==> flow/design.v <==
module counter_dwpm(clk,rst, d_n_input, duty);
input clk,rst;
input[8:0]d_n_input;
output duty;
reg duty;
reg[8:0]count;
always@ (posedge clk or posedge rst) begin
    if(rst)begin
        count<=0;
    end
    else if(count==9'b111111111) begin
        count<=0;
    end
    else begin
        count<=count+1;
    end
end
always@(posedge clk or posedge rst) begin
    if(rst)begin
        duty<=0;
    end
    else begin
        if(count==0)begin
            duty<=1;
        end
        if(count>=d_n_input)begin
            duty<=0;
        end
    end
end
endmodule
# From RTL to reports: counter_dwpm
# What the tools print for counter_dwpm, step after step.
# Line numbers count from 1 in the design file above.
# Library cell names are shortened.
# Not given: n/a
[setup]
top_module = "counter_dwpm"
clock_port = "clk"
cell_library = "sky130hd"
lib_corner = "tt_025C_1v80"

# After elaboration
# Yosys after proc, flatten, opt, wreduce and memory -nomap, before mapping. Memory bits, and registers merged into a memory's read port (data or address), are not among the register bits. Print and check cells are not counted. Equal cells are merged and count once.
[op_classes]
add_sub_neg = 1
compare = 1
eq_ne = 1
n_mux = 3
reduce_logical = 2
[ops]
columns = ["cell", "count"]
rows = [
  ["adder 9 x 1 -> 9 bit (second input constant)", 1],
  ["greater-or-equal comparator 9 bit", 1],
  ["== test 9 bit (second input constant)", 1],
  ["logical NOT 9 bit", 1],
  ["two-way mux 9 bit", 1],
  ["nonzero test 2 bit", 1],
  ["two-way mux 1 bit", 2],
]
[word_totals]
regBits = 10
in_bits = 11

# Logic depth
# Yosys ltp: most cells in a row. Word level: on the elaborated netlist, between registers, memories and ports. Mapped: between sequential cells and ports; inverters and the memories' decode and read muxes count.
[logic_depth]
ltp_word = 3
ABC_AREA = 0
ltp_mapped = 6
mapped_depth_nobuf = 6

# Synthesis result
# Yosys stat after the flow's synthesis: flattened, memories mapped to cells. It holds for the ABC_AREA given above (unset counts as 0); a run with the other value may have another netlist.
[mapped]
cell_count = 71
synth_area_mm2 = 0.0006669
seq_area_mm2 = 0.0002502
flip_flops = 10
buffers = 1
[types]
columns = ["type", "count", "type_area_um2"]
rows = [
  ["dfrtp_1", 10, 250.24],
  ["ha_1", 12, 150.144],
  ["inv_1", 11, 41.29],
  ["xor2_1", 3, 26.275],
  ["nor2_1", 6, 22.522],
  ["a21oi_1", 4, 20.019],
  ["nand3_1", 4, 20.019],
  ["a211oi_1", 2, 15.014],
  ["o21ai_0", 3, 15.014],
  ["nor2b_1", 2, 12.512],
  ["or3_1", 2, 12.512],
  ["o211a_1", 1, 10.01],
  ["and4_1", 1, 8.758],
  ["nor4b_1", 1, 8.758],
  ["xnor2_1", 1, 8.758],
  ["a21o_1", 1, 7.507],
  ["nand2_1", 2, 7.507],
  ["o211ai_1", 1, 7.507],
]
# Other cell types: 4; their cells: 4.

# Worst setup path after synthesis
# OpenSTA on the mapped netlist: ideal clock, no wires. The path of least setup slack (recovery checks aside). Input and output delay are each 20% of the period. Register names are those of the netlist, which keeps one name where synthesis merged equal registers.
[synth_path]
path_kind = "input port to flip-flop"
startpoint = "input d_n_input[0]"
endpoint = "register duty"
clock_period_ns = 2.8
in_delay_ns = 0.560
setup_time_ns = 0.065
arrival_ns = 1.488
t_required_ns = 2.735
slack_ns = 1.247
delay_ns = 0.993
stages = 5
synth_period_reached_ns = 1.553
# "delay_ns" is the arrival time less input delay plus setup time.
# "stages" counts driving pins, that of a launching flip-flop among them; a cell with two outputs on the path counts twice.
# "synth_period_reached_ns" = period - worst setup slack (recovery checks aside). The figure is calculated, with input and output delays left at 20% of the set period.
# Between the ends stands the longest chain of elaborated cells between them, by number of cells; it is not shown to be the way that was timed. Of several equally long chains one is given.
# A line is the first line of the expression or statement that the cell stems from. Yosys adds cells for indexed reads and writes and turns some case tables into memories.
# At most two assigning lines are given for a register; there are more.
[synth_between]
path_cell_list = "ha_1 nand2b_1 a21o_1 a211oi_1 o211a_1"
elab_chain_cells = 2
cone_cells = 3
cone_lines = 1
[synth_lines]
columns = ["item", "line", "rtl"]
rows = [
  ["start: declaration", 3, "input[8:0]d_n_input;"],
  ["greater-or-equal comparator 9 bit", 26, "if(count>=d_n_input)begin"],
  ["two-way mux 1 bit", 26, ""],
  ["end: assignment", 24, "duty<=1;"],
  ["end: assignment", 27, "duty<=0;"],
  ["end: declaration", 4, "output duty;"],
]

# Path in the finished layout
# Path of least setup slack in the final report of run 1 (OpenROAD, finished layout, wires in). Where an end is a register, its clock arrival counts in the times.
[layout_path]
path_kind = "input port to flip-flop"
startpoint = "input d_n_input[6]"
endpoint = "register duty"
clock_period_ns = 1.24
in_delay_ns = 0.25
setup_time_ns = 0.11
arrival_ns = 1.54
t_required_ns = 1.40
slack_ns = -0.14
stages = 6
# Between the ends stands the longest chain of elaborated cells between them, by number of cells; it is not shown to be the way that was timed. Of several equally long chains one is given.
# At most two assigning lines are given for a register; there are more.
[layout_between]
path_cell_list = "clkdlybuf4s50_1 inv_2 ha_4 and4_4 o211ai_1 o211a_1"
elab_chain_cells = 2
cone_cells = 3
cone_lines = 1
[layout_lines]
columns = ["item", "line", "rtl"]
rows = [
  ["start: declaration", 3, "input[8:0]d_n_input;"],
  ["greater-or-equal comparator 9 bit", 26, "if(count>=d_n_input)begin"],
  ["two-way mux 1 bit", 26, ""],
  ["end: assignment", 24, "duty<=1;"],
  ["end: assignment", 27, "duty<=0;"],
  ["end: declaration", 4, "output duty;"],
]

Hand-over note for counter_dwpm

counter_dwpm through Yosys and OpenROAD on sky130hd: 2 stored runs, unordered, with their settings and measured results. The constraints put input and output delay at 20% of the set period each and load the outputs with 0.01 pF.
"period_reached_ns" is the run's clock period less its worst setup slack. It is reckoned from that one timing run; input and output delays stay at 20% of the period that was set.
"critical_path_time_ns" means the part of the period allowed to the worst setup path (the constraints hold back 20% at inputs and 20% at outputs) less its slack; where the path has registers, the arrival times of their clocks count too.
"fin_power_uw" is the tool's figure for a default switching activity; nothing was simulated.

# run 1
==> flow/run.sh <==
#!/bin/bash
# the make line also repeats the synthesis and layout settings of config.mk as NAME=value (left out here)
make -C /OpenROAD-flow-scripts/flow DESIGN_CONFIG=/design/flow/config.mk WORK_HOME=/design/flow/orfs CLKGATE_MAP_FILE= finish
==> flow/config.mk <==
export PLATFORM = sky130hd
export DESIGN_NAME = counter_dwpm
export DESIGN_NICKNAME = counter_dwpm
export VERILOG_FILES = /design/flow/design.v
export SDC_FILE = /design/flow/constraint.sdc
export NUM_CORES = 4
export LEC_CHECK = 0
export CAP_MARGIN = 0
export CORE_ASPECT_RATIO = 0.62
export CORE_MARGIN = 2
export CORE_UTILIZATION = 38
export CTS_CLUSTER_DIAMETER = 110
export MAX_ROUTING_LAYER = met5
export PLACE_DENSITY = 0.91
export SLEW_MARGIN = 40
export TNS_END_PERCENT = 85
==> flow/constraint.sdc <==
create_clock -name core_clock -period 1.24 [get_ports {clk}]
set_input_delay 0.2480 -clock core_clock [delete_from_list [all_inputs] [get_ports {clk}]]
set_output_delay 0.2480 -clock core_clock [all_outputs]
set_load 0.01 [all_outputs]

==> run 1: results <==
total_negative_slack_ns=-0.532
synth_area_mm2=0.0006669
fin_power_uw=640.4
final_setup_ws_ns=-0.143
post_route_stdcell_area_mm2=0.0010898
layout_utilization_pct=68.9
critical_path_time_ns=1.14
worst_path_kind="input port to flip-flop"
period_reached_ns=1.383
dieArea_mm2=0.0021157

# run 2
==> flow/run.sh <==
#!/bin/bash
# the make line also repeats the synthesis and layout settings of config.mk as NAME=value (left out here)
make -C /OpenROAD-flow-scripts/flow DESIGN_CONFIG=/design/flow/config.mk WORK_HOME=/design/flow/orfs CLKGATE_MAP_FILE= finish
==> flow/config.mk <==
export PLATFORM = sky130hd
export DESIGN_NAME = counter_dwpm
export DESIGN_NICKNAME = counter_dwpm
export VERILOG_FILES = /design/flow/design.v
export SDC_FILE = /design/flow/constraint.sdc
export NUM_CORES = 4
export LEC_CHECK = 0
export CAP_MARGIN = 20
export CORE_MARGIN = 2
export CORE_UTILIZATION = 28
export CTS_CLUSTER_SIZE = 92
export GPL_TIMING_DRIVEN = 0
export MIN_ROUTING_LAYER = met1
export PLACE_DENSITY_LB_ADDON = 0.07
export SETUP_SLACK_MARGIN = -0.05
export SLEW_MARGIN = 20
export TNS_END_PERCENT = 10
==> flow/constraint.sdc <==
create_clock -name core_clock -period 1.99 [get_ports {clk}]
set_input_delay 0.3980 -clock core_clock [delete_from_list [all_inputs] [get_ports {clk}]]
set_output_delay 0.3980 -clock core_clock [all_outputs]
set_load 0.01 [all_outputs]

==> run 2: results <==
total_negative_slack_ns=0.000
synth_area_mm2=0.0006669
fin_power_uw=387.6
final_setup_ws_ns=0.323
post_route_stdcell_area_mm2=0.0008345
layout_utilization_pct=37.4
critical_path_time_ns=1.27
worst_path_kind="input port to flip-flop"
period_reached_ns=1.667
dieArea_mm2=0.0027884

End of note.
